==> flow/design.v <==
module Reg #(WIDTH = 1, RESET_VAL = 0) (
  input clk,
  input rst_n,
  input [WIDTH-1:0] din,
  output reg [WIDTH-1:0] dout,
  input wen
);
  always @(posedge clk or negedge rst_n) begin
    if (!rst_n) dout <= RESET_VAL;
    else if (wen) dout <= din;
  end
endmodule
module apb_interface(
input   clk,
input   rst_n,
input   pclk,
output  read_valid,
input   pwrite,
input   penable,
input   [31:0] paddr,
input   psel,
output  pready,
output  [31:0] prdata,
input   [31:0] prdata_valid,
input   read_done,
output  [23:0] paddr_valid
);
wire apb_negedge ;
wire apb_posedge ;
wire apb_last_clock ;
wire apb_addr_valid ;
assign apb_addr_valid = (paddr[31:24]==8'b0) ;
localparam IDLE = 2'b00 ;
localparam WAIT = 2'b01 ;
localparam BACK = 2'b10 ;
localparam KEEP = 2'b11 ;
wire [1:0] state ;
wire [1:0] next_state ;
assign next_state = (state==IDLE && read_valid && apb_addr_valid) ? WAIT :
                    (state==WAIT && read_done)  ? BACK :
                    (state==BACK && apb_posedge)? KEEP :
                    (state==KEEP && apb_negedge)? IDLE :
                    state ; 
Reg #(2,2'b00) inst_state (clk,rst_n,next_state,state,1'b1) ;
Reg #(1,1'b0) inst_apb_last_clock (clk,rst_n,pclk,apb_last_clock,1'b1) ;
assign apb_negedge = (apb_last_clock==1'b1) && (pclk==1'b0) ;
assign apb_posedge = (apb_last_clock==1'b0) && (pclk==1'b1) ;
assign read_valid  = apb_negedge && psel && !pwrite && penable && (state==IDLE) ;
Reg #(24,24'b0) inst_addr_valid (clk,rst_n,paddr[23:0],paddr_valid,read_valid) ;
Reg #(32,32'b0) inst_prdata (clk,rst_n,prdata_valid,prdata,read_done) ;
assign pready = (state==BACK) || (state==KEEP) ;
endmodule
---- Step by step through the tools: apb_interface ----
The steps from the RTL of apb_interface to its reports follow in flow order.
Line numbers count from 1 in the design file above.
Operators: Yosys type, input widths -> output width; for muxes data width and select width s.
Library cell names are shortened.
A cell with - has no value.
inputs
  top module .............................. apb_interface
  clock input ............................. clk
  cell library ............................ sky130hd
  timing corner ........................... tt_025C_1v80

---- After elaboration ----
Counts by Yosys on the flattened word-level netlist (proc, flatten, opt, wreduce; memories kept). Register bits leave out memories and registers merged into their read ports (data or address). Print and check cells are left out. Cells with the same type and inputs are merged into one.
bit counts
  flip-flop bits (word level) ............. 59
  bits in latches ......................... 0
  memory bits (writable) .................. 0
  bits in read-only memories .............. 0
  word width x clocked read ports ......... 0
  memories ................................ 0
  output and inout bits ................... 58
  cells after elaboration ................. 29
operators by class
  $add $sub $neg .......................... 0
  multiply operators ...................... 0
  divide/modulo/power cells ............... 0
  order comparisons ....................... 0
  equality and inequality tests ........... 3
  shift operators ......................... 0
  mux-type cells .......................... 4
  bitwise operators ....................... 2
  reductions and logical operators ........ 16
operators with widths
  cell                number
  $logic_and 1x1->1   11
  $logic_not 8->1     1
  $mux 2              4
  $eq 2x2->1 const B  2
  $reduce_bool 4->1   1
  $not 1->1           2
  $eq 2x1->1 const B  1
  $logic_not 2->1     1
  $logic_or 1x1->1    1
  $logic_not 1->1     1

---- Longest topological paths ----
Yosys ltp: most cells in a row. Word level: on the elaborated netlist, between registers, memories and ports. Mapped: between sequential cells and ports; inverters and the memories' decode and read muxes count.
depth
  depth after elaboration ................. 9
  ABC_AREA ................................ 0
  mapped depth ............................ 4
  mapped depth without buffers ............ 3

---- Synthesis result ----
The flow's flattened synthesis, as Yosys stat reports it; memories are mapped. The netlist is that of the ABC_AREA named above (0 if unset); the other value can give another one.
Totals and module areas in this step are rounded.
mapped netlist
  cells in the netlist .................... 144
  chip area (Yosys) ....................... 2380 um2
  sequential area ......................... 1530 um2
  flip-flops .............................. 61
  buffer cells ............................ 6
cells by type
  cell       number  area in all (um2)
  dfrtp_1    60      1501.44
  mux2_2     56      630.605
  dfstp_2    1       26.275
  nand4b_4   1       23.773
  buf_6      2       22.522
  nor4_4     1       21.27
  buf_2      4       20.019
  nand3b_1   2       15.014
  nand2b_4   1       13.763
  nor2_4     1       11.261
  or4_4      1       11.261
  a21oi_1    2       10.01
  a41o_1     1       10.01
  a2111oi_0  1       8.758
  a32oi_1    1       8.758
  a22oi_1    1       7.507
  inv_1      2       7.507
  nand2_1    2       7.507
Other cell types: 4; their cells: 4.
By module: a second synthesis without flattening, with its own total; a netlist apart from the flattened one above.
second synthesis, totals
  cell total of the unflattened synthesis .. 140
  area total of the unflattened synthesis .. 2550 um2
Each row is one instance without its submodules.
modules
  module                      instances  cells  area (um2)
  Reg                         1          68     1350
  Reg                         1          51     997
  apb_interface               1          15     92.6
  Reg (WIDTH=2, RESET_VAL=0)  1          4      72.6
  Reg (WIDTH=1, RESET_VAL=0)  1          2      40.0

---- Timing after synthesis ----
OpenSTA on the mapped netlist: ideal clock, no wires. The path of least setup slack (recovery checks aside). Input and output delay are each 20% of the period. Register names are those of the netlist, which keeps one name where synthesis merged equal registers.
timing path after synthesis
  kind .................................... flip-flop to flip-flop
  start point ............................. register inst_state.dout
  end point ............................... register inst_addr_valid.dout[15]
  period .................................. 1510 ps
  arrival time ............................ 1363 ps
  slack ................................... 22 ps
  path delay .............................. 1488 ps
  stages on the path ...................... 5
  path buffers ............................ 1
  synthesis period reached ................ 1488 ps
"path delay" is the arrival time less input delay plus setup time.
"stages on the path" counts driving pins, that of a launching flip-flop among them; a cell with two outputs on the path counts twice.
"synthesis period reached" is the clock period less the worst setup slack; recovery checks do not enter. This is arithmetic on one report: input and output delays are still those of the set period (20% each).
Where an end lacks its bit number, it is one bit of the signal, or one of the new flip-flops if synthesis recoded a state register.
between the ends, after synthesis
  cell sequence ........................... dfstp_2 -> nand4b_4 -> nor2_4 -> buf_6 -> mux2_2
RTL lines, path after synthesis
  item           line  source
  from (decl)    5     output reg [WIDTH-1:0] dout,
  from (assign)  9     if (!rst_n) dout <= RESET_VAL;
  from (assign)  10    else if (wen) dout <= din;
  to (assign)    9
  to (assign)    10
  to (decl)      5
No chain of elaborated cells between the ends is given.
Nets of the timed path that keep an RTL name, with a line that drives or declares them; the list need not be complete.
nets with RTL names, path after synthesis
  signal      line  source
  read_valid  48    assign read_valid  = apb_negedge && psel && !pwrite && penable && (state==IDLE) ;

---- Path in the finished layout ----
From the final timing report of run A: the path of least setup slack in the routed layout; clock arrival at registers is part of the times.
The path's times are printed in steps of 10 ps; the period is the one set.
timing path after layout
  kind .................................... flip-flop to output port
  start point ............................. register inst_state.dout
  end point ............................... output port read_valid
  period .................................. 1870 ps
  output delay ............................ 370 ps
  arrival time ............................ 1390 ps
  slack ................................... 110 ps
  stages on the path ...................... 4
  path buffers ............................ 1
Where an end lacks its bit number, it is one bit of the signal, or one of the new flip-flops if synthesis recoded a state register.
between the ends, after layout
  cell sequence ........................... dfstp_2 -> nand4b_4 -> nor2_4 -> dlygate4sd2_1
RTL lines, path after layout
  item           line  source
  from (decl)    5     output reg [WIDTH-1:0] dout,
  from (assign)  9     if (!rst_n) dout <= RESET_VAL;
  from (assign)  10    else if (wen) dout <= din;
  to (decl)      17    output  read_valid,
No chain of elaborated cells between the ends is given.

Subject: apb_interface on sky130hd, stored results

Hello all,

Settings and measured results of 2 stored flow runs for module apb_interface (sky130hd), not sorted in any way. The constraints put input and output delay at 20% of the set period each and load the outputs with 0.01 pF.
"reached clock period" = clock period - worst setup slack. The figure is calculated, with input and output delays left at 20% of the set period.
By "allowed time less slack (worst setup path)" is meant the share of the clock period that the worst setup path is allowed (20% is reserved at inputs, 20% at outputs), minus its slack. Clock arrival times at its registers enter into it.
"power": no workload was simulated; the value follows from the tool's default switching activity.
"allowed time less slack (worst setup path)" is known to 10 ps.
Measured values are rounded.

---- run A ----
settings
  period_ns = 1.87
  CORE_UTILIZATION = 32
  PLACE_DENSITY_LB_ADDON = 0.08
  CORE_ASPECT_RATIO = 0.62
  CELL_PAD_IN_SITES_GLOBAL_PLACEMENT = 1
  CTS_CLUSTER_SIZE = 63
  CAP_MARGIN = 40
  MAX_ROUTING_LAYER = met4
  CORE_MARGIN = 2
  SLEW_MARGIN = 20
results
  post-route worst hold slack ............. 497 ps
  utilization of the finished layout ...... 58.6%
  area of the die ......................... 8170 um2
  allowed time less slack (worst setup path) .. 1390 ps
  critical path type ...................... flip-flop to output port
  power ................................... 3.76 mW
  smallest setup slack .................... 106 ps
  standard-cell area after routing ........ 4170 um2
  cell area after synthesis ............... 2380 um2
  reached clock period .................... 1764 ps

---- run B ----
settings
  period_ns = 1.97
  CORE_UTILIZATION = 64
  SETUP_SLACK_MARGIN = 0.35
  CORE_ASPECT_RATIO = 1.45
  CORE_MARGIN = 6
  CELL_PAD_IN_SITES_GLOBAL_PLACEMENT = 3
  CELL_PAD_IN_SITES_DETAIL_PLACEMENT = 2
  GPL_TIMING_DRIVEN = 0
  CTS_CLUSTER_SIZE = 47
  CAP_MARGIN = 5
  MIN_ROUTING_LAYER = met1
  MAX_ROUTING_LAYER = met5
  SLEW_MARGIN = 20
results
  did not finish, placement stopped with GPL-0301

Thanks
